==> flow/design.v <==
module memory_block # (
	parameter	S_KEEP_WIDTH = 3,
					T_DATA_WIDTH = 1,
					M_KEEP_WIDTH = 2,
					BUF_IN_ENTRY_SZ = (2 + T_DATA_WIDTH)* S_KEEP_WIDTH,
					BUF_OUT_ENTRY_SZ = (2 + T_DATA_WIDTH)* M_KEEP_WIDTH,
					MULTIPLIER=6
)(
	output [BUF_OUT_ENTRY_SZ-1:0] dout, 
	input [BUF_IN_ENTRY_SZ-1:0] din, 
	input clk,
	input en, 
	input [MULTIPLIER-1:0] wptr,
	input [MULTIPLIER-1:0] rptr);  
reg [BUF_IN_ENTRY_SZ*BUF_OUT_ENTRY_SZ*2-1:0] storage=0;
assign dout = storage[rptr+BUF_OUT_ENTRY_SZ-1 -: BUF_OUT_ENTRY_SZ];
always @(posedge clk)  
begin  
	if(en)   
		storage[wptr+BUF_IN_ENTRY_SZ-1 -: BUF_IN_ENTRY_SZ] = din;  
	end  
endmodule  
Tool chain data of memory_block
The steps from the RTL of memory_block to its reports follow in flow order.
Lines are those of the file above, counted from 1.
Operators carry their Yosys type and port widths (W data, S select, Z words).
Library cell names are shortened.
The mark n/a stands for no value.
Set-up
  top: memory_block
  clock port: clk
  cell library: sky130hd
  corner: tt_025C_1v80

After elaboration
Counts by Yosys on the flattened word-level netlist (proc, flatten, opt, wreduce; memories kept). Register bits leave out memories and registers merged into their read ports (data or address); mux counts leave out enables and synchronous resets folded into registers. Print and check cells are left out. Cells with the same type and inputs are merged into one.
Storage and ports
  register bits after elaboration: 108
  bits of input ports: 23
  output and inout port bits: 6
  word-level cells: 16
Cells by class
  add/subtract/negate cells: 9
  shifts and indexed selects: 3
  bitwise gates (word level): 3
Operators by type and width (count)
  $shiftx A108 B10 Y6: 1
  $and A108 B108 Y108: 1
  $or A108 B108 Y108: 1
  $not A108 Y108: 1
  $shift A9 B33 Y108: 1
  $shift A9 B33 Y108 const A: 1
  $neg A32 Y33: 1
  $add A8 B2 Y9 const B: 2
  $sub A7 B1 Y8 const B: 2
  $sub A9 B4 Y10 const B: 1
  $sub A9 B5 Y10 const B: 1
  $add A6 B3 Y7 const B: 1
  $add A6 B4 Y7 const B: 1

Longest topological paths
Longest topological path by Yosys (ltp), each cell counted once; first at word level (registers and memories cut), then after technology mapping (sequential cells cut; the memories' decode and read muxes count).
Depth
  depth in word-level cells: 9
  ABC_AREA: 0
  gate-level depth with buffers: 17

Netlist
Yosys stat after the flow's synthesis: flattened, memories mapped to cells. It holds for the ABC_AREA given above (unset counts as 0); a run with the other value may have another netlist.
Cells by type
  edfxtp_1: count 108, total area 3243.11 um^2
  mux4_2: count 97, total area 2.18E+03 um^2
  o21ai_0: count 197, total area 985.946 um^2
  mux2i_1: count 56, total area 560.538 um^2
  nand2_1: count 83, total area 311.549 um^2
  nor2_1: count 72, total area 270.259 um^2
  a21oi_1: count 42, total area 210.202 um^2
  clkbuf_1: count 49, total area 183.926 um^2
  o211ai_1: count 24, total area 180.173 um^2
  nand3_1: count 34, total area 170.163 um^2
  ha_1: count 13, total area 162.656 um^2
  buf_2: count 31, total area 155.149 um^2
  mux2_2: count 12, total area 135.13 um^2
  a22oi_1: count 15, total area 112.608 um^2
  xnor2_1: count 12, total area 105.101 um^2
  o22ai_1: count 16, total area 100.096 um^2
  a32o_1: count 7, total area 70.067 um^2
  a31oi_1: count 11, total area 68.816 um^2
Not listed: further types 60, cells in them 179.
Mapped netlist
  cells in the netlist: 1058
  synthesis area: 10552.6 um^2
  flip-flop cells: 108
  buffer cells: 87

Timing after synthesis
OpenSTA on the mapped netlist: ideal clock, no wires. The path of least setup slack (recovery checks aside). Input and output delay are each 20% of the period. Register names are those of the netlist, which keeps one name where synthesis merged equal registers.
Timing after synthesis
  path type: input port to output port
  from: input port rptr[0]
  to: output port dout[2]
  clock period: 7.27 ns
  launch time at the first pin: 1.454 ns
  arrival time: 4.994 ns
  data required time: 5.816 ns
  setup slack: 0.822 ns
  delay of the path: 3.540 ns
  driving pins on the path: 15
  period reached after synthesis: 6.448 ns
"delay of the path" is the arrival time less input delay plus setup time.
A path that ends at an output port has no setup time.
"driving pins on the path": output pins that drive a net of the path, with the launching flip-flop's if there is one; two outputs of one cell count as two.
"period reached after synthesis" = period - worst setup slack (recovery checks aside). The figure is calculated, with input and output delays left at 20% of the set period.
Between the ends stands the longest chain of elaborated cells between them, by number of cells; it is not shown to be the way that was timed. Of several equally long chains one is given.
Each line given opens the expression or statement behind the cell; cells for indexed reads and writes are added by Yosys, which also makes memories of some case tables.
Between the ends, after synthesis
  cells stage by stage: buf_2 > buf_2 > buf_2 > clkinv_1 > ha_1 > buf_2 > nor2_1 > a21o_1 > o211ai_2 > buf_2 > buf_2 > mux4_2 > nand3_1 > a31oi_1 > o311ai_0
  length of the longest elaborated chain: 5
Ends and longest elaborated chain, after synthesis
  start: declaration: RTL line 14  | input [MULTIPLIER-1:0] rptr);
  $add A6 B3 Y7: RTL line 16  | assign dout = storage[rptr+BUF_OUT_ENTRY_SZ-1 -: BUF_OUT_ENTRY_SZ];
  $sub A7 B1 Y8: RTL line 16
  $add A8 B2 Y9: RTL line 16
  $sub A9 B4 Y10: RTL line 16
  $shiftx A108 B10 Y6: RTL line 16
  end: declaration: RTL line 9  | output [BUF_OUT_ENTRY_SZ-1:0] dout,

Timing after layout
Path of least setup slack in the final report of run 1 (OpenROAD, finished layout, wires in). Where an end is a register, its clock arrival counts in the times.
Timing post-layout
  path type: input port to output port
  from: input port rptr[0]
  to: output port dout[2]
  clock period: 11.8 ns
  launch time at the first pin: 2.36 ns
  arrival time: 8.83 ns
  data required time: 9.44 ns
  setup slack: 0.61 ns
  driving pins on the path: 17
Between the ends stands the longest chain of elaborated cells between them, by number of cells; it is not shown to be the way that was timed. Of several equally long chains one is given.
Between the ends, post-layout
  cells stage by stage: clkdlybuf4s50_1 > buf_2 > buf_2 > buf_2 > clkinv_1 > ha_1 > buf_2 > nor2_1 > nand3_1 > o211ai_2 > buf_2 > buf_1 > a21oi_1 > o21ai_0 > a21oi_1 > o311ai_0 > clkdlybuf4s50_1
  length of the longest elaborated chain: 5
Ends and longest elaborated chain, post-layout
  start: declaration: RTL line 14  | input [MULTIPLIER-1:0] rptr);
  $add A6 B3 Y7: RTL line 16  | assign dout = storage[rptr+BUF_OUT_ENTRY_SZ-1 -: BUF_OUT_ENTRY_SZ];
  $sub A7 B1 Y8: RTL line 16
  $add A8 B2 Y9: RTL line 16
  $sub A9 B4 Y10: RTL line 16
  $shiftx A108 B10 Y6: RTL line 16
  end: declaration: RTL line 9  | output [BUF_OUT_ENTRY_SZ-1:0] dout,

## Implementation results

Stored flow runs of memory_block (2 of them; Yosys, OpenROAD, sky130hd). They differ in their settings and are not a sequence. Constraints: input delay and output delay 20% of the set period each, output load 0.01 pF.
"achieved clock period (ns)" means the clock period less the worst setup slack. The figure is calculated, with input and output delays left at 20% of the set period.
"worst setup path time (ns)": the worst setup path's part of the clock period (all of it between registers, 20% less for each end at a port) less its slack. A launch clock that arrives late makes it longer, a capture clock that arrives late makes it shorter.
"finish__power__total" is the tool's figure for a default switching activity; nothing was simulated.

settings of run 1
{
  "period_ns": 11.8,
  "CORE_UTILIZATION": 17,
  "SETUP_SLACK_MARGIN": -0.63,
  "PLACE_DENSITY_LB_ADDON": 0.19,
  "CORE_MARGIN": 6,
  "CELL_PAD_IN_SITES_GLOBAL_PLACEMENT": 2,
  "CELL_PAD_IN_SITES_DETAIL_PLACEMENT": 2,
  "TNS_END_PERCENT": 80,
  "ABC_AREA": 0,
  "GPL_TIMING_DRIVEN": 0,
  "CTS_CLUSTER_SIZE": 58,
  "SLEW_MARGIN": 25,
  "CAP_MARGIN": 20
}
report of run 1
yosys chip area after synthesis (um^2): 10552.6
finish__design__die__area: 68196.7
finish__design__instance__area__stdcell: 12150.4
finish__timing__setup__ws: 0.610
finish__timing__setup__tns: 0.000
finish__power__total: 1.414e-03
achieved clock period (ns): 11.190
worst setup path time (ns): 6.47
worst setup path kind: input port to output port

settings of run 2
{
  "period_ns": 5.44,
  "CAP_MARGIN": 20,
  "CORE_MARGIN": 2,
  "CORE_UTILIZATION": 40,
  "SLEW_MARGIN": 20
}
report of run 2
yosys chip area after synthesis (um^2): 10552.6
finish__design__die__area: 27697.3
finish__design__instance__area__stdcell: 12404.4
finish__timing__setup__ws: 0.123
finish__timing__setup__tns: 0.000
finish__power__total: 2.980e-03
achieved clock period (ns): 5.317
worst setup path time (ns): 3.14
worst setup path kind: input port to output port
