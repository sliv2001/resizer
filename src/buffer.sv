==> flow/design.v <==
module buffer #(
	parameter	S_KEEP_WIDTH = 3,
					T_DATA_WIDTH = 1,
					M_KEEP_WIDTH = 2,
					BUF_IN_ENTRY_SZ = (2 + T_DATA_WIDTH)* S_KEEP_WIDTH,
					BUF_OUT_ENTRY_SZ = (2 + T_DATA_WIDTH)* M_KEEP_WIDTH,
					MULTIPLIER=2
)(
	input clk,
	input slave_entry_valid,
	input [BUF_IN_ENTRY_SZ-1:0] slave_entry,
	input master_entry_ready,
	output reg [BUF_OUT_ENTRY_SZ-1:0] master_entry,
	output reg overflow=0,
	output reg underflow=1
);
reg underflowReg=1;
reg prevUnderflowReg=1;
reg [7:0] waddr=0, raddr=0;
reg [7:0] n_waddr=0, n_raddr=0;
wire [BUF_OUT_ENTRY_SZ-1:0] dout;
reg [BUF_IN_ENTRY_SZ*BUF_OUT_ENTRY_SZ*2-1:0] storage=0;
always @*
begin
	n_waddr = waddr+BUF_IN_ENTRY_SZ;
	n_raddr = raddr+BUF_OUT_ENTRY_SZ;
	if (slave_entry_valid && !overflow)
	begin
		if (n_waddr>=BUF_IN_ENTRY_SZ*BUF_OUT_ENTRY_SZ*MULTIPLIER)
			n_waddr=0;
	end
	if (master_entry_ready && !underflowReg)
	begin
		if (n_raddr>=BUF_IN_ENTRY_SZ*BUF_OUT_ENTRY_SZ*MULTIPLIER)
			n_raddr=0;
	end
end
always @(posedge clk)
begin
	if (master_entry_ready)
		master_entry = storage[raddr+BUF_OUT_ENTRY_SZ-1 -: BUF_OUT_ENTRY_SZ];
	if (slave_entry_valid & ~overflow)
		storage[waddr+BUF_IN_ENTRY_SZ-1 -: BUF_IN_ENTRY_SZ] = slave_entry;
	if (slave_entry_valid && !overflow)
	begin
		underflowReg=0;
		if (n_raddr-n_waddr<=BUF_IN_ENTRY_SZ && waddr<raddr)
			overflow=1;
	end
	if (master_entry_ready && !underflowReg)
	begin
		if (!(n_raddr-n_waddr<=BUF_IN_ENTRY_SZ && waddr<raddr))
			overflow=0;
		if (n_waddr-n_raddr<=BUF_OUT_ENTRY_SZ && waddr>=raddr && waddr!=0)
			underflowReg=1;
	end;
	if (!underflowReg)
	begin
		if (slave_entry_valid && !overflow)
			waddr<= (M_KEEP_WIDTH>=S_KEEP_WIDTH)? 0: n_waddr;
		if (master_entry_ready)
			raddr<=(waddr!=raddr)? n_raddr: 0;
	end
	else
	begin
		overflow=0;
		underflowReg=1;
		waddr<=0;
		raddr<=0;
	end
	prevUnderflowReg<=underflowReg;
	underflow=M_KEEP_WIDTH>S_KEEP_WIDTH? 1: prevUnderflowReg||underflowReg;
end
initial begin
	$monitor("raddr %d; waddr %d", raddr, waddr);
end
endmodule
### Reports on buffer

What the tools print for buffer, step after step.
Line numbers count from 1 in the design file above.
The mark - stands for no value.

| inputs | value |
|---|---|
| top | buffer |
| clock input | clk |
| standard-cell library | sky130hd |
| corner | tt_025C_1v80 |

### Word-level counts

Yosys after proc, flatten, opt, wreduce and memory -nomap, before mapping. Enables and synchronous resets that opt folds into registers are not counted as muxes. Memory bits, and registers merged into a memory's read port (data or address), are not among the register bits. Print and check cells are not counted. Equal cells are merged and count once.

| operators by class | value |
|---|---|
| $add $sub $neg | 11 |
| magnitude comparators | 6 |
| eq/ne operators | 1 |
| shifts and indexed selects | 3 |
| multiplexer cells | 13 |
| bitwise gates (word level) | 5 |
| reductions and logical operators | 13 |

Operators by type and width:

| kind | number |
|---|---|
| 108-bit bitwise AND | 1 |
| 108-bit OR | 1 |
| 108-bit by 12-bit variable part select with 6-bit output | 1 |
| 108-bit inverter | 1 |
| 9-bit by 33-bit variable shift with 108-bit output | 1 |
| 9-bit by 33-bit variable shift with 108-bit output with constant A | 1 |
| 8-bit 2-to-1 mux | 5 |
| 32-bit negator with 33-bit output | 1 |
| 32-bit by 3-bit <= comparator with 1-bit output with constant B | 1 |
| 32-bit by 4-bit <= comparator with 1-bit output with constant B | 1 |
| 10-bit by 2-bit adder with 11-bit output with constant B | 2 |
| 9-bit by 1-bit subtractor with 10-bit output with constant B | 2 |
| 8-bit by 8-bit subtractor with 9-bit output | 2 |
| 8-bit by 7-bit >= comparator with 1-bit output with constant B | 2 |
| 11-bit by 4-bit subtractor with 12-bit output with constant B | 1 |
| 11-bit by 5-bit subtractor with 12-bit output with constant B | 1 |
| 8-bit by 3-bit adder with 9-bit output with constant B | 1 |
| 8-bit by 4-bit adder with 9-bit output with constant B | 1 |
| 8-bit >= comparator | 1 |
| 8-bit < comparator | 1 |
| 8-bit != test | 1 |
| 8-bit nonzero test | 1 |
| 1-bit 2-to-1 mux | 8 |
| 1-bit logical AND | 7 |
| 1-bit logical NOT | 4 |
| 1-bit bitwise AND | 1 |
| 1-bit logical OR | 1 |
| 1-bit inverter | 1 |

| word-level totals | value |
|---|---|
| flip-flop bits (word level) | 133 |
| input port bits | 12 |
| output and inout bits | 8 |
| cells after elaboration | 59 |

### Longest topological paths

Longest topological path by Yosys (ltp), each cell counted once; first at word level (registers and memories cut), then after technology mapping (sequential cells cut; the memories' decode and read muxes count).

| logic depth | value |
|---|---|
| depth after elaboration | 13 |
| ABC_AREA | 0 |
| gate-level depth with buffers | 25 |
| depth with buffers taken out | 21 |

### After synthesis

The flow's flattened synthesis, as Yosys stat reports it; memories are mapped. The netlist is that of the ABC_AREA named above (0 if unset); the other value can give another one.

Cell types:

| type | number | total area (um^2) |
|---|---|---|
| sky130_fd_sc_hd__edfxtp_1 | 114 | 3.42E+03 |
| sky130_fd_sc_hd__mux4_2 | 120 | 2.7E+03 |
| sky130_fd_sc_hd__nand2_1 | 150 | 563.04 |
| sky130_fd_sc_hd__o2bb2ai_1 | 58 | 507.987 |
| sky130_fd_sc_hd__ha_1 | 40 | 500.48 |
| sky130_fd_sc_hd__nor2_1 | 128 | 480.461 |
| sky130_fd_sc_hd__mux2i_1 | 44 | 440.422 |
| sky130_fd_sc_hd__nand3_1 | 88 | 440.422 |
| sky130_fd_sc_hd__dfxtp_1 | 19 | 380.365 |
| sky130_fd_sc_hd__xnor2_1 | 37 | 324.061 |
| sky130_fd_sc_hd__o21ai_0 | 59 | 295.283 |
| sky130_fd_sc_hd__clkbuf_1 | 71 | 266.506 |
| sky130_fd_sc_hd__a21oi_1 | 48 | 240.23 |
| sky130_fd_sc_hd__a22o_1 | 24 | 210.202 |
| sky130_fd_sc_hd__inv_1 | 53 | 198.941 |
| sky130_fd_sc_hd__a211oi_1 | 19 | 142.637 |
| sky130_fd_sc_hd__mux2_2 | 12 | 135.13 |
| sky130_fd_sc_hd__nor3_1 | 26 | 130.125 |

Not listed: further types 80, cells in them 375.

| mapped netlist | value |
|---|---|
| standard cells after synthesis | 1,485 |
| mapped area | 14,279.9 um^2 |
| sequential area | 3,803.6 um^2 |
| flip-flops | 133 |
| buffers | 112 |

### Worst setup path after synthesis

Source: OpenSTA report_checks on the synthesized netlist (no wires, ideal clock, input and output delay 20% of the period each), path of least setup slack; recovery checks are left aside. Register names are those of the netlist, which keeps one name where synthesis merged equal registers.

| path after synthesis | value |
|---|---|
| path type | input to register |
| start point | input port slave_entry_valid |
| end point | register waddr[4] |
| clock period | 6.98 ns |
| input delay | 1.396 ns |
| library setup time | 0.127 ns |
| launch time at the first pin | 1.396 ns |
| data arrival time | 6.545 ns |
| data required time | 6.853 ns |
| path slack | 0.308 ns |
| path delay | 5.276 ns |
| driving pins on the path | 15 |
| buffers on the path | 0 |
| period reached after synthesis | 6.672 ns |

"path delay" is the arrival time less input delay plus setup time.
"driving pins on the path": output pins that drive a net of the path, with the launching flip-flop's if there is one; two outputs of one cell count as two.
"period reached after synthesis" = period - worst setup slack (recovery checks aside). The figure is calculated, with input and output delays left at 20% of the set period.
Between the ends stands the longest chain of elaborated cells between them, by number of cells; it is not shown to be the way that was timed. Of several equally long chains one is given.
Each line given opens the expression or statement behind the cell; cells for indexed reads and writes are added by Yosys, which also makes memories of some case tables.

| on the way, after synthesis | value |
|---|---|
| cells stage by stage | sky130_fd_sc_hd__nand2b_1 sky130_fd_sc_hd__inv_1 sky130_fd_sc_hd__o21ai_0 sky130_fd_sc_hd__nand2_1 sky130_fd_sc_hd__inv_1 sky130_fd_sc_hd__fa_1 sky130_fd_sc_hd__nor2b_1 sky130_fd_sc_hd__o21ai_0 sky130_fd_sc_hd__a31oi_1 sky130_fd_sc_hd__or4b_2 sky130_fd_sc_hd__nor3_1 sky130_fd_sc_hd__a32oi_1 sky130_fd_sc_hd__nand2_1 sky130_fd_sc_hd__mux2i_1 sky130_fd_sc_hd__nor2_1 |
| length of the longest elaborated chain | 11 |
| elaborated cells on any way between the ends | 20 |
| those cells by class | 2 x add/sub; 2 x compare; 8 x mux; 8 x reduce/logical |

Ends and longest elaborated chain, after synthesis:

| element | RTL line | RTL |
|---|---|---|
| start, declared | 10 | `input slave_entry_valid,` |
| 1-bit logical AND | 27 | `if (slave_entry_valid && !overflow)` |
| 8-bit 2-to-1 mux | 27 |  |
| 8-bit by 8-bit subtractor with 9-bit output | 47 | `if (n_raddr-n_waddr<=BUF_IN_ENTRY_SZ && waddr<raddr)` |
| 32-bit by 4-bit <= comparator with 1-bit output | 47 |  |
| 1-bit logical AND | 47 |  |
| 1-bit 2-to-1 mux | 47 |  |
| 1-bit 2-to-1 mux | 44 | `if (slave_entry_valid && !overflow)` |
| 1-bit 2-to-1 mux | 52 | `if (!(n_raddr-n_waddr<=BUF_IN_ENTRY_SZ && waddr<raddr))` |
| 1-bit 2-to-1 mux | 50 | `if (master_entry_ready && !underflowReg)` |
| 1-bit logical NOT | 59 | `if (slave_entry_valid && !overflow)` |
| 1-bit logical AND | 59 |  |
| end, assigned | 60 | `waddr<= (M_KEEP_WIDTH>=S_KEEP_WIDTH)? 0: n_waddr;` |
| end, assigned | 68 | `waddr<=0;` |
| end, declared | 19 | `reg [7:0] waddr=0, raddr=0;` |

Nets of the timed path that keep an RTL name, with a line that drives or declares them; the list need not be complete.

Named nets, after synthesis:

| signal | RTL line |
|---|---|
| n_waddr[1] | 27 |

### Timing after layout

Path of least setup slack in the final report of record 1 (OpenROAD, finished layout, wires in). Where an end is a register, its clock arrival counts in the times.

| path after layout | value |
|---|---|
| path type | register to register |
| start point | register waddr[0] |
| end point | register storage[68] |
| clock period | 5.93 ns |
| library setup time | 0.25 ns |
| launch time at the first pin | 0.44 ns |
| data arrival time | 5.84 ns |
| data required time | 6.12 ns |
| path slack | 0.28 ns |
| driving pins on the path | 20 |
| buffers on the path | 1 |

Between the ends stands the longest chain of elaborated cells between them, by number of cells; it is not shown to be the way that was timed. Of several equally long chains one is given.
Where a signal picks the word or bit written, the line may be left out of the assigning lines.

| on the way, after layout | value |
|---|---|
| cells stage by stage | sky130_fd_sc_hd__dfxtp_2 sky130_fd_sc_hd__clkinv_1 sky130_fd_sc_hd__ha_1 sky130_fd_sc_hd__or3_1 sky130_fd_sc_hd__o31ai_1 sky130_fd_sc_hd__a211o_1 sky130_fd_sc_hd__and2_2 sky130_fd_sc_hd__inv_1 sky130_fd_sc_hd__ha_1 sky130_fd_sc_hd__xnor2_2 sky130_fd_sc_hd__or4_1 sky130_fd_sc_hd__ha_1 sky130_fd_sc_hd__nor4_1 sky130_fd_sc_hd__nand4_1 sky130_fd_sc_hd__a311o_1 sky130_fd_sc_hd__buf_4 sky130_fd_sc_hd__nand2b_1 sky130_fd_sc_hd__a2111oi_0 sky130_fd_sc_hd__a211oi_1 sky130_fd_sc_hd__a221o_1 |
| length of the longest elaborated chain | 9 |
| elaborated cells on any way between the ends | 10 |
| those cells by class | 5 x add/sub; 2 x shift; 3 x logic |

Ends and longest elaborated chain, after layout:

| element | RTL line | RTL |
|---|---|---|
| start, declared | 19 | `reg [7:0] waddr=0, raddr=0;` |
| start, assigned | 60 | `waddr<= (M_KEEP_WIDTH>=S_KEEP_WIDTH)? 0: n_waddr;` |
| start, assigned | 68 | `waddr<=0;` |
| 8-bit by 4-bit adder with 9-bit output | 43 | `storage[waddr+BUF_IN_ENTRY_SZ-1 -: BUF_IN_ENTRY_SZ] = slave_entry;` |
| 9-bit by 1-bit subtractor with 10-bit output | 43 |  |
| 10-bit by 2-bit adder with 11-bit output | 43 |  |
| 11-bit by 5-bit subtractor with 12-bit output | 43 |  |
| 32-bit negator with 33-bit output | 43 |  |
| 9-bit by 33-bit variable shift with 108-bit output | 43 |  |
| 108-bit inverter | 43 |  |
| 108-bit bitwise AND | 43 |  |
| 108-bit OR | 43 |  |
| end, declared | 22 | `reg [BUF_IN_ENTRY_SZ*BUF_OUT_ENTRY_SZ*2-1:0] storage=0;` |

# Flow runs of buffer

2 stored runs of buffer in the flow (synthesis by Yosys, layout by OpenROAD, sky130hd cells), in arbitrary order. Constraints: input delay and output delay 20% of the set period each, output load 0.01 pF.
By "achieved clock period" is meant the clock period of the run minus its worst setup slack. This is arithmetic on one report: input and output delays are still those of the set period (20% each).
Among the settings, - means not set for that run.

| setting or result | record 1 | record 2 |
|---|---|---|
| period_ns | 5.93 | 8.52 |
| CAP_MARGIN | 20 | 35 |
| CORE_MARGIN | 2 | 2 |
| CORE_UTILIZATION | 40 | 23 |
| SLEW_MARGIN | 20 | 5 |
| SETUP_SLACK_MARGIN | - | -0.59 |
| PLACE_DENSITY_LB_ADDON | - | 0.0 |
| CORE_ASPECT_RATIO | - | 1.5 |
| CELL_PAD_IN_SITES_GLOBAL_PLACEMENT | - | 1 |
| ABC_AREA | - | 0 |
| CTS_CLUSTER_SIZE | - | 40 |
| chip area after synthesis (Yosys) (um^2) | 14,279.9 | 14,279.9 |
| total die area (um^2) | 37,227.8 | 64,137.3 |
| standard-cell area after layout (um^2) | 15,886.5 | 16,226.8 |
| setup slack of the worst path (ns) | 0.279 | 1.760 |
| achieved clock period (ns) | 5.651 | 6.760 |
